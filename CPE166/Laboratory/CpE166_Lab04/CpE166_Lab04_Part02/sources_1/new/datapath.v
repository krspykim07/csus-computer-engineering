==> flow/design.v <==
module ALU(A, B, S, Cin, Y);
    input [3:0] A, B;
    input [2:0] S;
    input Cin;
    output [3:0] Y;
    reg [3:0] Y;
    always@(S) begin
    case(S)
        0: Y = A + B + Cin;
        1: Y = A + (~B) + Cin;
        2: Y = B;
        3: Y = A;
        4: Y = A&B;
        5: Y = A|B;
        6: Y = ~A;
        7: Y = A^B;
    endcase
    end
endmodule
module datapath(M0, M1, M2, Cin, CLR, W, CE, SEL, S, CLK, R0, R1, R2);
    input [3:0] M0, M1, M2, CE;
    input [2:0] W, S;
    input [1:0] SEL;
    input Cin, CLR, CLK;
    output [3:0] R0, R1, R2;
    wire [3:0] Y0, Y1, Y2, Y3, A, B;
    mux2 m1 (.D0(M0), .D1(A), .S(W[0]), .Y(Y0));
    mux2 m2 (.D0(M1), .D1(A), .S(W[1]), .Y(Y1));
    mux2 m3 (.D0(M2), .D1(A), .S(W[2]), .Y(Y2));
    dff d1 (.D(Y0), .CLR(CLR), .CE(CE[0]), .CLK(CLK), .Q(R0));
    dff d2 (.D(Y1), .CLR(CLR), .CE(CE[1]), .CLK(CLK), .Q(R1));
    dff d3 (.D(Y2), .CLR(CLR), .CE(CE[2]), .CLK(CLK), .Q(R2));
    mux4 m4 (.D0(R0), .D1(R1), .D2(R2), .D3(0), .SEL(SEL), .Y(B));
    ALU a1 (.A(A), .B(B), .S(S), .Cin(Cin), .Y(Y3)); 
    dff d4 (.D(Y3), .CLR(CLR), .CE(CE[3]), .CLK(CLK), .Q(A));
endmodule
module dff(D, CLR, CE, CLK, Q);
    input [3:0] D;
    input CLR, CE, CLK;
    output reg [3:0] Q;
    always@(posedge CLK or posedge CLR)
    begin
        if (CLR)
            Q <= 0;
        else if (CE)
            Q <= D;
    end
endmodule
module mux2(D0, D1, S, Y);
    input [3:0] D0, D1;
    input S;
    output [3:0] Y;
    reg [3:0] Y;
    always @ (D0 or D1 or S)
    begin
        if (S == 1)
            Y = D1;
        else
            Y = D0;
    end
endmodule
module mux4(D0, D1, D2, D3, SEL, Y);
    input [3:0] D0, D1, D2, D3;
    input [1:0] SEL;
    output [3:0] Y;
    reg [3:0] Y;
    always @ (D0 or D1 or D2 or D3 or SEL)
    begin
        case(SEL)
            0: Y = D0;
            1: Y = D1;
            2: Y = D2;
            3: Y = D3;
        endcase
    end
endmodule
## Step by step through the tools: datapath

What the tools print for datapath, step after step.
Lines are those of the file above, counted from 1.
Library cell names are shortened.
A cell with -- has no value.

| set-up | value |
|---|---|
| top | datapath |
| clock | CLK |
| standard-cell library | sky130hd |
| corner | tt_025C_1v80 |

## After elaboration

Source: Yosys, flattened and elaborated, memories not mapped. Widths are those after wreduce. Registers that Yosys merges into a memory's read port (data or address) are not register bits. Print and check cells do not count. Equal cells are merged and count once.

| storage and ports | value |
|---|---|
| clocked read ports x word width | 0 |
| cells after elaboration | 32 |
| output and inout bits | 12 |
| RAM bits | 0 |
| latch bits | 0 |
| memories kept | 0 |
| input port bits | 27 |
| bits in registers | 16 |
| memory bits (read-only) | 0 |

| cells by class | value |
|---|---|
| $add $sub $neg | 4 |
| order comparisons | 0 |
| muxes and demuxes | 5 |
| reduce/logical cells | 3 |
| multiply operators | 0 |
| equal/unequal tests | 10 |
| shifts and indexed selects | 0 |
| div/mod/pow operators | 0 |
| bitwise logic cells | 6 |

Operators by type and width:

| operator | number |
|---|---|
| 4-bit parallel mux with 7-bit select | 1 |
| 4-bit parallel mux with 4-bit select | 1 |
| 3-bit == test (second input constant) | 4 |
| 4-bit 2-to-1 mux | 3 |
| 4-bit by 1-bit adder with 4-bit output | 2 |
| 4-bit adder | 2 |
| 4-bit NOT | 2 |
| 3-bit by 2-bit == test with 1-bit output (second input constant) | 2 |
| 2-bit == test (second input constant) | 2 |
| 4-bit AND | 1 |
| 4-bit OR | 1 |
| 4-bit bitwise XOR | 1 |
| 3-bit by 1-bit == test with 1-bit output (second input constant) | 1 |
| 3-bit zero test | 1 |
| 2-bit by 1-bit == test with 1-bit output (second input constant) | 1 |
| 2-bit zero test | 1 |
| 2-bit AND reduction | 1 |
| 1-bit NOT | 1 |

## Longest topological paths

Yosys ltp: most cells in a row. Word level: on the elaborated netlist, between registers, memories and ports. Mapped: between sequential cells and ports; inverters and the memories' decode and read muxes count.

| depth | value |
|---|---|
| depth in word-level cells | 6 |
| ABC_AREA | 0 |
| depth in mapped cells | 11 |
| mapped depth without buffers | 10 |

## Netlist

Yosys stat after the flow's synthesis: flattened, memories mapped to cells. It holds for the ABC_AREA given above (unset counts as 0); a run with the other value may have another netlist.

| mapped netlist | value |
|---|---|
| cell area after synthesis | 0.0015039 mm^2 |
| standard cells after synthesis | 165 |
| mapped flip-flops | 16 |

Cells by type:

| cell type | number | total area (um^2) |
|---|---|---|
| dfrtp_1 | 16 | 400.384 |
| mux2i_1 | 16 | 160.154 |
| ha_1 | 10 | 125.12 |
| fa_1 | 4 | 80.077 |
| a21oi_1 | 14 | 70.067 |
| nor2_1 | 14 | 52.55 |
| inv_1 | 13 | 48.797 |
| nor3b_1 | 6 | 45.043 |
| a2bb2oi_1 | 4 | 35.034 |
| o21ai_0 | 7 | 35.034 |
| o211ai_1 | 4 | 30.029 |
| nand2_1 | 7 | 26.275 |
| nor2b_1 | 4 | 25.024 |
| nor4b_4 | 1 | 23.773 |
| buf_6 | 2 | 22.522 |
| buf_2 | 4 | 20.019 |
| o211a_1 | 2 | 20.019 |
| a31oi_1 | 3 | 18.768 |

Not listed: further types 26, cells in them 34.
The figures by module come from a second, unflattened synthesis with its own total; it is not the netlist above.

| second synthesis, totals | value |
|---|---|
| cells (unflattened synthesis) | 136 |
| area (unflattened synthesis) | 0.0014764 mm^2 |

Each row is one instance without its submodules.

By module:

| module | cells | seq. area (mm^2) | times used | area (mm^2) |
|---|---|---|---|---|
| ALU | 83 | 0 | 1 | 0.0006369 |
| dff | 9 | 0.0001001 | 4 | 0.0001489 |
| mux2 | 4 | 0 | 3 | 0.000045 |
| mux4 | 4 | 0 | 1 | 0.0001051 |
| datapath | 1 | 0 | 1 | 0.0000038 |

## Timing after synthesis

OpenSTA on the mapped netlist: ideal clock, no wires. The path of least setup slack (recovery checks aside). Input and output delay are each 20% of the period. Register names are those of the netlist, which keeps one name where synthesis merged equal registers.

| path after synthesis | value |
|---|---|
| path kind | input to register |
| from | input SEL[0] |
| to | register d4.Q[3] |
| setup slack | 0.334 ns |
| buffers on the path | 1 |
| arrival time | 2.548 ns |
| input delay | 0.604 ns |
| data required time | 2.881 ns |
| delay of the path | 2.083 ns |
| time at the first pin | 0.604 ns |
| driving pins on the path | 9 |
| period | 3.02 ns |
| period reached after synthesis | 2.686 ns |

"delay of the path" is the arrival time less input delay plus setup time.
"driving pins on the path" counts driving pins, that of a launching flip-flop among them; a cell with two outputs on the path counts twice.
"period reached after synthesis" is the clock period less the worst setup slack; recovery checks do not enter. This is arithmetic on one report: input and output delays are still those of the set period (20% each).
Between the ends stands the longest chain of elaborated cells between them, by number of cells; it is not shown to be the way that was timed. Of several equally long chains one is given.
A line is the first line of the expression or statement that the cell stems from. Yosys adds cells for indexed reads and writes and turns some case tables into memories.

| between the ends, after synthesis | value |
|---|---|
| path through | buf_2 mux2i_1 a2bb2oi_1 inv_1 fa_1 and3_4 or4b_1 o211ai_2 a211oi_2 |
| cells in the longest elaborated chain | 6 |

Ends and longest elaborated chain, after synthesis:

| element | RTL line | text |
|---|---|---|
| start, declared | 23 | `input [1:0] SEL;` |
| 2-bit == test | 69 | `case(SEL)` |
| 4-bit parallel mux with 4-bit select | 69 |  |
| 4-bit NOT | 10 | `1: Y = A + (~B) + Cin;` |
| 4-bit adder | 10 |  |
| 4-bit by 1-bit adder with 4-bit output | 10 |  |
| 4-bit parallel mux with 7-bit select | 8 | `case(S)` |
| end, assigned | 44 | `Q <= 0;` |
| end, assigned | 46 | `Q <= D;` |
| end, declared | 40 | `output reg [3:0] Q;` |

## Worst path after layout

From the final timing report of job 2: the path of least setup slack in the routed layout; clock arrival at registers is part of the times.

| path after layout | value |
|---|---|
| path kind | input to register |
| from | input SEL[0] |
| to | register d4.Q[3] |
| driving pins on the path | 9 |
| period | 2.52 ns |
| arrival time | 2.62 ns |
| buffers on the path | 1 |
| data required time | 2.70 ns |
| setup slack | 0.08 ns |
| time at the first pin | 0.50 ns |
| input delay | 0.50 ns |

Between the ends stands the longest chain of elaborated cells between them, by number of cells; it is not shown to be the way that was timed. Of several equally long chains one is given.

| between the ends, after layout | value |
|---|---|
| path through | clkdlybuf4s15_1 mux2i_2 a2bb2oi_4 inv_1 fa_2 and3_4 or4b_1 o211ai_2 a211oi_2 |
| cells in the longest elaborated chain | 6 |

Ends and longest elaborated chain, after layout:

| element | RTL line | text |
|---|---|---|
| start, declared | 23 | `input [1:0] SEL;` |
| 2-bit == test | 69 | `case(SEL)` |
| 4-bit parallel mux with 4-bit select | 69 |  |
| 4-bit NOT | 10 | `1: Y = A + (~B) + Cin;` |
| 4-bit adder | 10 |  |
| 4-bit by 1-bit adder with 4-bit output | 10 |  |
| 4-bit parallel mux with 7-bit select | 8 | `case(S)` |
| end, assigned | 44 | `Q <= 0;` |
| end, assigned | 46 | `Q <= D;` |
| end, declared | 40 | `output reg [3:0] Q;` |

==> runs of datapath <==
Module datapath, platform sky130hd: 2 stored runs of the flow (Yosys, OpenROAD) with differing settings, in no particular order. Input and output delays are each 20% of the period that was set; the output load is 0.01 pF.
By "period reached" is meant the clock period of the run minus its worst setup slack. This is arithmetic on one report: input and output delays are still those of the set period (20% each).
"time on the worst setup path" means the part of the period allowed to the worst setup path (the constraints hold back 20% at inputs and 20% at outputs) less its slack; where the path has registers, the arrival times of their clocks count too.
"power consumption": no workload was simulated; the value follows from the tool's default switching activity.
A setting shown as . is not set for that run.
Results: . = not shown.

| run name | period_ns | CORE_UTILIZATION | PLACE_DENSITY_LB_ADDON | CELL_PAD_IN_SITES_DETAIL_PLACEMENT | CTS_CLUSTER_SIZE | CAP_MARGIN | MIN_ROUTING_LAYER | CORE_MARGIN | SLEW_MARGIN | SETUP_SLACK_MARGIN | CELL_PAD_IN_SITES_GLOBAL_PLACEMENT | utilization after routing (%) | std-cell area (final layout) (mm^2) | die outline area (mm^2) | post-synthesis cell area (mm^2) | smallest hold slack (ns) | period reached (ns) | power consumption (µW) | time on the worst setup path (ns) | worst setup path type | setup total negative slack (ns) | worst slack on setup checks (ns) |
|---|---|---|---|---|---|---|---|---|---|---|---|---|---|---|---|---|---|---|---|---|---|---|
| job 1 | 3.94 | 70 | 0.15 | 1 | 48 | 40 | met2 | 2 | 20 | . | . | . | . | . | . | . | . | . | . | . | . | . |
| job 2 | 2.52 | 51 | 0.1 | . | . | 20 | met2 | 2 | 20 | 0.05 | 1 | 78.0 | 0.0021696 | 0.0033995 | 0.0015039 | 0.600 | 2.439 | 1318 | 1.93 | input to register | 0.000 | 0.081 |

Job 1: no results, placement failed with FLW-0024
